==> flow/design.v <==
module Dual_port_ram #(parameter
  DATA_WIDTH = 8,
  ADDR_WIDTH = 4
)(
  input wire clk,
  input wire we_a,
  input wire we_b,
  input wire [ADDR_WIDTH-1:0] addr_a,
  input wire [ADDR_WIDTH-1:0] addr_b,
  input wire [DATA_WIDTH-1:0] din_a,
  input wire [DATA_WIDTH-1:0] din_b,
  output reg [DATA_WIDTH-1:0] dout_a,
  output reg [DATA_WIDTH-1:0] dout_b
);
  reg [DATA_WIDTH-1:0] ram [(2**ADDR_WIDTH)-1:0];
  always @(posedge clk) begin
    if (we_a) begin
      ram[addr_a] <= din_a;
    end
    dout_a <= ram[addr_a];
     if (we_b) begin
      ram[addr_b] <= din_b;
    end
    dout_b <= ram[addr_b];
  end
endmodule
==> Tool chain data of Dual_port_ram <==
The steps from the RTL of Dual_port_ram to its reports follow in flow order.
Lines are those of the file above, counted from 1.
{ "inputs": {"design": "Dual_port_ram", "clk_port": "clk", "cell_library": "sky130hd", "corner": "tt_025C_1v80"} }

==> After elaboration <==
Source: Yosys, flattened and elaborated, memories not mapped. Widths are those after wreduce; folded enables and synchronous resets count as part of the registers. Registers that Yosys merges into a memory's read port (data or address) are not register bits. Print and check cells do not count. Equal cells are merged and count once.
Memory sizes are those after Yosys's memory passes, which may raise the word count (mostly to a power of two), join words into wider ones and drop unused or constant bits.
{ "word_totals": {"reg_bits": 0, "clocked_rd_ports_x_width": 16, "memories": 1, "ram_bits": 128} }
{ "memory_table": {"columns": ["name", "size", "word_bits", "read_ports", "write_ports", "line", "rtl"], "rows": [
  ["ram", 16, 8, 2, 2, 15, "reg [DATA_WIDTH-1:0] ram [(2**ADDR_WIDTH)-1:0];"]
]} }
{ "classes": {"muxes": 6} }
{ "op_table": {"columns": ["op", "count"], "rows": [
  ["two-way mux 8 bit", 2],
  ["two-way mux 4 bit", 2],
  ["two-way mux 1 bit", 2]
]} }

==> Longest topological paths <==
Yosys ltp: most cells in a row. Word level: on the elaborated netlist, between registers, memories and ports. Mapped: between sequential cells and ports; inverters and the memories' decode and read muxes count.
{ "logic_depth": {"word_depth": 1, "ABC_AREA": 0, "mapped_depth": 6} }

==> Synthesis result <==
Yosys stat after the flow's synthesis: flattened, memories mapped to cells. It holds for the ABC_AREA given above (unset counts as 0); a run with the other value may have another netlist.
{ "types": {"columns": ["cell", "count"], "rows": [
  ["sky130_fd_sc_hd__edfxtp_1", 128],
  ["sky130_fd_sc_hd__mux4_2", 64],
  ["sky130_fd_sc_hd__mux2_2", 126],
  ["sky130_fd_sc_hd__dfxtp_1", 16],
  ["sky130_fd_sc_hd__a22oi_1", 32],
  ["sky130_fd_sc_hd__clkbuf_1", 22],
  ["sky130_fd_sc_hd__buf_2", 16],
  ["sky130_fd_sc_hd__nand2_1", 19],
  ["sky130_fd_sc_hd__o22ai_1", 9],
  ["sky130_fd_sc_hd__nand2b_1", 7],
  ["sky130_fd_sc_hd__nor2_2", 7],
  ["sky130_fd_sc_hd__nand3b_4", 2],
  ["sky130_fd_sc_hd__nor2b_1", 5],
  ["sky130_fd_sc_hd__o21ai_0", 6],
  ["sky130_fd_sc_hd__buf_1", 6],
  ["sky130_fd_sc_hd__buf_4", 3],
  ["sky130_fd_sc_hd__mux2_1", 2],
  ["sky130_fd_sc_hd__nor2_4", 2]
]} }
Not listed: further types 11, cells in them 16.
{ "mapped": {"n_buf": 48, "seqArea_um2": 4164.0, "flip_flops": 144, "cell_count": 488, "synth_area_um2": 7946.4} }

==> Timing after synthesis <==
OpenSTA on the mapped netlist: ideal clock, no wires. The path of least setup slack (recovery checks aside). Input and output delay are each 20% of the period. Register names are those of the netlist, which keeps one name where synthesis merged equal registers.
{ "synth_path": {"path_kind": "input port to flip-flop", "startpoint": "input port addr_a[0]", "endpoint": "memory ram[0][0]", "period_ns": 4.67, "input_delay_ns": 0.934, "slack_ns": 1.820, "t_arrival_ns": 2.466, "path_buffers": 2, "path_stages": 4, "required_time_ns": 4.286, "path_delay_ns": 1.916, "synth_period_reached_ns": 2.85} }
"path_delay_ns" is the arrival time less input delay plus setup time.
"path_stages" counts driving pins, that of a launching flip-flop among them; a cell with two outputs on the path counts twice.
"synth_period_reached_ns" = period - worst setup slack (recovery checks aside). The figure is calculated, with input and output delays left at 20% of the set period.
The rows between start and end are the longest chain of elaborated cells between them; the timing report does not say that the signal goes this way. Where chains are equally long, one stands for them.
A line is the first line of the expression or statement that the cell stems from. Yosys adds cells for indexed reads and writes and turns some case tables into memories.
{ "synth_between": {"path_cell_list": "sky130_fd_sc_hd__buf_2 > sky130_fd_sc_hd__buf_2 > sky130_fd_sc_hd__or3b_2 > sky130_fd_sc_hd__o21ai_0", "elab_chain_cells": 1} }
{ "synth_rtl": {"columns": ["element", "line", "rtl"], "rows": [
  ["start: declaration", 8, "input wire [ADDR_WIDTH-1:0] addr_a,"],
  ["two-way mux 4 bit", 17, "if (we_a) begin"],
  ["end: declaration", 15, "reg [DATA_WIDTH-1:0] ram [(2**ADDR_WIDTH)-1:0];"]
]} }

==> Path in the finished layout <==
Path of least setup slack in the final report of job 1 (OpenROAD, finished layout, wires in). Where an end is a register, its clock arrival counts in the times.
{ "layout_path": {"path_kind": "input port to flip-flop", "startpoint": "input port addr_b[1]", "endpoint": "register dout_b[2]", "period_ns": 3.18, "t_arrival_ns": 3.06, "path_stages": 6, "slack_ns": 0.42, "path_buffers": 3, "required_time_ns": 3.49, "input_delay_ns": 0.64} }
{ "layout_between": {"path_cell_list": "sky130_fd_sc_hd__clkdlybuf4s50_1 > sky130_fd_sc_hd__buf_2 > sky130_fd_sc_hd__buf_1 > sky130_fd_sc_hd__mux4_2 > sky130_fd_sc_hd__a22oi_1 > sky130_fd_sc_hd__nand2_1"} }
{ "layout_rtl": {"columns": ["element", "line", "rtl"], "rows": [
  ["start: declaration", 9, "input wire [ADDR_WIDTH-1:0] addr_b,"],
  ["end: declaration", 13, "output reg [DATA_WIDTH-1:0] dout_b"]
]} }
No chain of elaborated cells between the ends is given.

Wiki page: Dual_port_ram / flow data

Dual_port_ram through Yosys and OpenROAD on sky130hd: 2 stored runs, unordered, with their settings and measured results. The constraints put input and output delay at 20% of the set period each and load the outputs with 0.01 pF.
"achieved clock period (ns)" means the clock period less the worst setup slack. The figure is calculated, with input and output delays left at 20% of the set period.
"worst setup path time (ns)": the worst setup path's part of the clock period (all of it between registers, 20% less for each end at a port) less its slack. A launch clock that arrives late makes it longer, a capture clock that arrives late makes it shorter.
"finish__power__total" is the tool's figure for a default switching activity; nothing was simulated.

settings of job 1
{
  "period_ns": 3.18,
  "CORE_UTILIZATION": 63,
  "PLACE_DENSITY_LB_ADDON": 0.26,
  "CORE_ASPECT_RATIO": 1.94,
  "TNS_END_PERCENT": 70,
  "GPL_TIMING_DRIVEN": 0,
  "GPL_ROUTABILITY_DRIVEN": 0,
  "CTS_CLUSTER_DIAMETER": 65,
  "MAX_ROUTING_LAYER": "met4",
  "CAP_MARGIN": 20,
  "CORE_MARGIN": 2,
  "SLEW_MARGIN": 20
}
report of job 1
yosys chip area after synthesis (um^2): 7946.4
finish__design__die__area: 13578.0
finish__design__instance__area__stdcell: 9103.7
finish__design__instance__utilization: 0.7336
finish__timing__setup__ws: 0.422
finish__timing__setup__tns: 0.000
finish__timing__hold__ws: 0.711
finish__power__total: 4.733e-03
achieved clock period (ns): 2.758
worst setup path time (ns): 2.12
worst setup path kind: input port to flip-flop

settings of job 2
{
  "period_ns": 3.15,
  "CORE_UTILIZATION": 15,
  "PLACE_DENSITY_LB_ADDON": 0.09,
  "CORE_MARGIN": 5,
  "CTS_CLUSTER_SIZE": 68,
  "CAP_MARGIN": 20,
  "SLEW_MARGIN": 20
}
report of job 2
yosys chip area after synthesis (um^2): 7946.4
finish__design__die__area: 57679.2
finish__design__instance__area__stdcell: 10040.9
finish__design__instance__utilization: 0.1911
finish__timing__setup__ws: 0.529
finish__timing__setup__tns: 0.000
finish__timing__hold__ws: 0.698
finish__power__total: 5.012e-03
achieved clock period (ns): 2.621
worst setup path time (ns): 1.99
worst setup path kind: input port to flip-flop
